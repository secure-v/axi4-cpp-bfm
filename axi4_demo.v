==> flow/design.v <==
module axi4_demo #(parameter  base_addr	= 32'h80000000) (
	input wire             clk    ,
	input wire             rstn   ,
	output wire [31:0]     araddr ,
    output wire [1:0]      arburst,
    output wire [3:0]      arcache,
    output wire [1:0]      arid   ,
	output wire [7:0]      arlen  ,
    output wire            arlock ,
    output wire [2:0]      arprot ,
    output wire [3:0]      arqos  ,
    input wire             arready,
	output wire [2:0]      arsize ,
	output wire [1:0]      aruser ,
	output wire            arvalid,
	output wire [31:0]     awaddr ,
	output wire [1:0]      awburst,
    output wire [3:0]      awcache,
    output wire [1:0]      awid   ,
	output wire            awlock ,
    output wire [7:0]      awlen  ,
    output wire [2:0]      awprot ,
    output wire [3:0]      awqos  ,
    input wire             awready,
	output wire [2:0]      awsize ,
	output wire [1:0]      awuser ,
	output wire            awvalid,
	input wire [1:0]       bid    ,
    output wire            bready ,
	input wire [1:0]       bresp  ,
	input wire [1:0]       buser  ,
	input wire             bvalid ,
	input wire [1:0]       rid    ,
	input wire [31:0]      rdata  ,
    input wire             rlast  ,
	input wire [1:0]       rresp  ,
	output wire            rready ,
	input wire [1:0]       ruser  ,
	input wire             rvalid ,
    output wire [31:0]     wdata  ,
    output wire [1:0]      wid    ,
    output wire            wlast  ,
    input wire             wready ,
	output wire [3:0]      wstrb  ,
	output wire [1:0]      wuser  ,
	output wire            wvalid 
);
    parameter IDLE = 3'b000;
    parameter AW   = 3'b001;
    parameter WD   = 3'b010;
    parameter RESP = 3'b011;
    parameter AR   = 3'b100;
    parameter RD   = 3'b101;
    parameter DONE = 3'b110;
    reg [2:0] state;
    always @ (posedge clk) begin
        if (!rstn)
            state <= IDLE;
        else if (state == IDLE) 
            state <= AW;
        else if ((state == AW) && (awready) && (awvalid))
            state <= WD;
        else if ((state == WD) && (count == 16))
            state <= RESP;
        else if ((state == RESP) && (bready) && (bvalid))
            state <= AR;
        else if ((state == AR) && (arready) && (arvalid))
            state <= RD;
        else if ((state == RD) && (count == 16))
            state <= DONE;
        else 
            state <= state;
    end
    reg [4:0] count;
    always @ (posedge clk) begin
        if (!rstn)
            count <= 5'b0;
        else if (state == AW)
            count <= 5'b0;
        else if ((state == WD) && (wready) && (wvalid)) 
            count <= count + 5'b1;
        else if (state == AR)
            count <= 5'b0;
        else if ((state == RD) && (rready) && (rvalid)) 
            count <= count + 5'b1;
        else
            count <= count;
    end
    assign araddr = base_addr;
    assign arburst = 1;
    assign arcache = 2;
    assign arid = 0;
    assign arlen = 15;
    assign arlock = 0;
    assign arprot = 0;
    assign arqos = 0;
    assign arsize = 2;
    assign aruser = 0;
    assign arvalid = (state == AR);
    assign awaddr = base_addr;
    assign awburst = 1;
    assign awcache = 2;
    assign awid = 0;
    assign awlock = 0;
    assign awlen = 15;
    assign awprot = 0;
    assign awqos = 0;
    assign awsize = 2;
    assign awuser = 0;
    assign awvalid = (state == AW);
    assign bready = bvalid;
    assign rready = rvalid;
    assign wdata = (count << 2) + base_addr;
    assign wlast = (count == 15) && (state == WD);
    assign wstrb = 4'b1111;
    assign wuser = 0;
    assign wvalid = (state == WD);
    assign awid = 0;
endmodule
From RTL to reports: axi4_demo --
The steps from the RTL of axi4_demo to its reports follow in flow order. Line numbers count from 1 in the design file above. Operators: Yosys type, input widths -> output width; for muxes data width and select width s. Not given: --
Set-up: top axi4_demo, clock port clk, standard-cell library sky130hd, corner tt_025C_1v80

Word level --
Source: Yosys, flattened and elaborated, memories not mapped. Widths are those after wreduce. Registers that Yosys merges into a memory's read port (data or address) are not register bits. Print and check cells do not count. Equal cells are merged and count once.
Word-level totals: flip-flop bits (word level) 8, bits in latches 0, bits in writable memories 0, bits in read-only memories 0, word width x clocked read ports 0, memories 0, output and inout bits 168, word-level cells 44
Operators by class: add/subtract/negate cells 2, multiply operators 0, divide/modulo/power cells 0, $lt $le $gt $ge 0, eq/ne operators 7, shift operators 0, muxes and demuxes 9, bitwise logic cells 1, reduce/logical cells 21
Operators by type and width (count):
- $add 7x32->32 const B | 1
- $mux 5 | 3
- $logic_and 1x1->1 | 13
- $mux 3 | 3
- $eq 3x2->1 const B | 2
- $eq 3x3->1 const B | 2
- $reduce_bool 3->1 | 2
- $reduce_bool 6->1 | 1
- $add 5x1->5 const B | 1
- $eq 5x4->1 const B | 1
- $eq 5x5->1 const B | 1
- $reduce_bool 5->1 | 1
- $reduce_or 2->1 | 2
- $reduce_or 4->1 | 1
- $mux 2 | 2
- $eq 3x1->1 const B | 1
- $logic_not 3->1 | 1
- $not 1->1 | 1
- $mux 1 | 1

Longest topological paths --
Longest topological path by Yosys (ltp), each cell counted once; first at word level (registers and memories cut), then after technology mapping (sequential cells cut; the memories' decode and read muxes count).
Depth: depth after elaboration 8, ABC_AREA 0, gate-level depth with buffers 5

Mapped cells and area --
Yosys stat after the flow's synthesis: flattened, memories mapped to cells. It holds for the ABC_AREA given above (unset counts as 0); a run with the other value may have another netlist.
Synthesis totals: cell count 223, chip area (Yosys) 1775.5 um^2, sequential part of the area 220.2 um^2, flip-flop cells 11, buffer cells 159
Cells by type (count):
- sky130_fd_sc_hd__buf_4 | 159
- sky130_fd_sc_hd__dfxtp_1 | 11
- sky130_fd_sc_hd__ha_1 | 3
- sky130_fd_sc_hd__a21oi_1 | 7
- sky130_fd_sc_hd__a221oi_4 | 1
- sky130_fd_sc_hd__inv_1 | 6
- sky130_fd_sc_hd__nand2_1 | 6
- sky130_fd_sc_hd__o21ai_0 | 3
- sky130_fd_sc_hd__and4bb_2 | 1
- sky130_fd_sc_hd__or3_1 | 2
- sky130_fd_sc_hd__nand4bb_1 | 1
- sky130_fd_sc_hd__a21bo_1 | 1
- sky130_fd_sc_hd__a21bo_2 | 1
- sky130_fd_sc_hd__a32o_1 | 1
- sky130_fd_sc_hd__a21o_2 | 1
- sky130_fd_sc_hd__a221oi_1 | 1
- sky130_fd_sc_hd__a22o_1 | 1
- sky130_fd_sc_hd__a32oi_1 | 1
Other cell types: 14; their cells: 16.

Timing after synthesis --
OpenSTA on the mapped netlist: ideal clock, no wires. The path of least setup slack (recovery checks aside). Input and output delay are each 20% of the period. Register names are those of the netlist, which keeps one name where synthesis merged equal registers.
Timing path post-synthesis: kind flip-flop to output port, start register count[0], end output wlast, period 2.52 ns, launch time at the first pin 0.000 ns, arrival 1.080 ns, setup slack 0.936 ns, delay of the path 1.080 ns, stages on the path 5, buffers on the path 0, synthesis period reached 1.584 ns
"delay of the path" = arrival - input delay + setup time. At an output port there is no setup time. "stages on the path" counts driving pins, that of a launching flip-flop among them; a cell with two outputs on the path counts twice. "synthesis period reached" is the clock period less the worst setup slack; recovery checks do not enter. This is arithmetic on one report: input and output delays are still those of the set period (20% each). Between the ends stands the longest chain of elaborated cells between them, by number of cells; it is not shown to be the way that was timed. Of several equally long chains one is given. Each line given opens the expression or statement behind the cell; cells for indexed reads and writes are added by Yosys, which also makes memories of some case tables. At most two assigning lines are given for a register; there are more.
Between the ends, post-synthesis: cells stage by stage sky130_fd_sc_hd__dfxtp_1 sky130_fd_sc_hd__ha_1 sky130_fd_sc_hd__and3_1 sky130_fd_sc_hd__ha_1 sky130_fd_sc_hd__and2_2, length of the longest elaborated chain 2, elaborated cells between the ends (all ways) 2, source lines of those cells 1, those cells by class eq/ne (1); reduce/logical (1)
Ends and longest elaborated chain, post-synthesis:
- start: declaration | RTL line 74 | reg [4:0] count;
- start: assignment | RTL line 81 | count <= count + 5'b1;
- start: assignment | RTL line 85 | count <= count + 5'b1;
- $eq 5x4->1 | RTL line 114 | assign wlast = (count == 15) && (state == WD);
- $logic_and 1x1->1 | RTL line 114
- end: declaration | RTL line 42 | output wire            wlast  ,

Path in the finished layout --
Path of least setup slack in the final report of run 1 (OpenROAD, finished layout, wires in). Where an end is a register, its clock arrival counts in the times.
Timing path post-layout: kind flip-flop to output port, start register count[0], end output wlast, period 1.79 ns, launch time at the first pin 0.23 ns, arrival 1.30 ns, setup slack 0.13 ns, stages on the path 6, buffers on the path 1
Between the ends stands the longest chain of elaborated cells between them, by number of cells; it is not shown to be the way that was timed. Of several equally long chains one is given. At most two assigning lines are given for a register; there are more.
Between the ends, post-layout: cells stage by stage sky130_fd_sc_hd__dfxtp_2 sky130_fd_sc_hd__ha_4 sky130_fd_sc_hd__and3_4 sky130_fd_sc_hd__ha_4 sky130_fd_sc_hd__and2_4 sky130_fd_sc_hd__buf_6, length of the longest elaborated chain 2, elaborated cells between the ends (all ways) 2, source lines of those cells 1, those cells by class eq/ne (1); reduce/logical (1)
Ends and longest elaborated chain, post-layout:
- start: declaration | RTL line 74 | reg [4:0] count;
- start: assignment | RTL line 81 | count <= count + 5'b1;
- start: assignment | RTL line 85 | count <= count + 5'b1;
- $eq 5x4->1 | RTL line 114 | assign wlast = (count == 15) && (state == WD);
- $logic_and 1x1->1 | RTL line 114
- end: declaration | RTL line 42 | output wire            wlast  ,

## Implementation results

2 stored runs of axi4_demo in the flow (synthesis by Yosys, layout by OpenROAD, sky130hd cells), in arbitrary order. Constraints: input delay and output delay 20% of the set period each, output load 0.01 pF.
"clock period achieved" is the run's clock period less its worst setup slack. It is reckoned from that one timing run; input and output delays stay at 20% of the period that was set.
By "critical path time" is meant the share of the clock period that the worst setup path is allowed (20% is reserved at inputs, 20% at outputs), minus its slack. Clock arrival times at its registers enter into it.
"power": no workload was simulated; the value follows from the tool's default switching activity.

[run 1] flow files
==> flow/run.sh <==
#!/bin/bash
# the make line also repeats the synthesis and layout settings of config.mk as NAME=value (left out here)
make -C /OpenROAD-flow-scripts/flow DESIGN_CONFIG=/design/flow/config.mk WORK_HOME=/design/flow/orfs CLKGATE_MAP_FILE= finish
==> flow/config.mk <==
export PLATFORM = sky130hd
export DESIGN_NAME = axi4_demo
export DESIGN_NICKNAME = axi4_demo
export VERILOG_FILES = /design/flow/design.v
export SDC_FILE = /design/flow/constraint.sdc
export NUM_CORES = 4
export LEC_CHECK = 0
export CAP_MARGIN = 15
export CELL_PAD_IN_SITES_GLOBAL_PLACEMENT = 1
export CORE_MARGIN = 2
export CORE_UTILIZATION = 42
export CTS_CLUSTER_DIAMETER = 381
export CTS_CLUSTER_SIZE = 66
export MAX_ROUTING_LAYER = met5
export MIN_ROUTING_LAYER = met2
export PLACE_DENSITY_LB_ADDON = 0.04
export SETUP_SLACK_MARGIN = 0.08
export SLEW_MARGIN = 20
==> flow/constraint.sdc <==
create_clock -name core_clock -period 1.79 [get_ports {clk}]
set_input_delay 0.3580 -clock core_clock [delete_from_list [all_inputs] [get_ports {clk}]]
set_output_delay 0.3580 -clock core_clock [all_outputs]
set_load 0.01 [all_outputs]

[run 1] result: final setup TNS 0.000 ns; critical path time 1.30 ns; critical path kind flip-flop to output port; standard-cell area of the final layout 1,527.7 um^2; worst-case hold slack 0.435 ns; mapped cell area after synthesis 1,775.5 um^2; final design utilization 37.9%; worst setup slack after layout 0.129 ns; clock period achieved 1.661 ns; total die area 4,763.1 um^2; power 0.0007249 W

[run 2] flow files
==> flow/run.sh <==
#!/bin/bash
# the make line also repeats the synthesis and layout settings of config.mk as NAME=value (left out here)
make -C /OpenROAD-flow-scripts/flow DESIGN_CONFIG=/design/flow/config.mk WORK_HOME=/design/flow/orfs CLKGATE_MAP_FILE= finish
==> flow/config.mk <==
export PLATFORM = sky130hd
export DESIGN_NAME = axi4_demo
export DESIGN_NICKNAME = axi4_demo
export VERILOG_FILES = /design/flow/design.v
export SDC_FILE = /design/flow/constraint.sdc
export NUM_CORES = 4
export LEC_CHECK = 0
export ABC_AREA = 0
export CAP_MARGIN = 20
export CORE_MARGIN = 2
export CORE_UTILIZATION = 45
export CTS_CLUSTER_DIAMETER = 189
export GPL_TIMING_DRIVEN = 1
export PLACE_DENSITY = 0.66
export SLEW_MARGIN = 20
==> flow/constraint.sdc <==
create_clock -name core_clock -period 1.12 [get_ports {clk}]
set_input_delay 0.2240 -clock core_clock [delete_from_list [all_inputs] [get_ports {clk}]]
set_output_delay 0.2240 -clock core_clock [all_outputs]
set_load 0.01 [all_outputs]

[run 2] result: final setup TNS -1.877 ns; critical path time 1.26 ns; critical path kind flip-flop to output port; standard-cell area of the final layout 1,671.6 um^2; worst-case hold slack 0.461 ns; mapped cell area after synthesis 1,775.5 um^2; final design utilization 45.0%; worst setup slack after layout -0.359 ns; clock period achieved 1.479 ns; total die area 4,463.6 um^2; power 0.001191 W
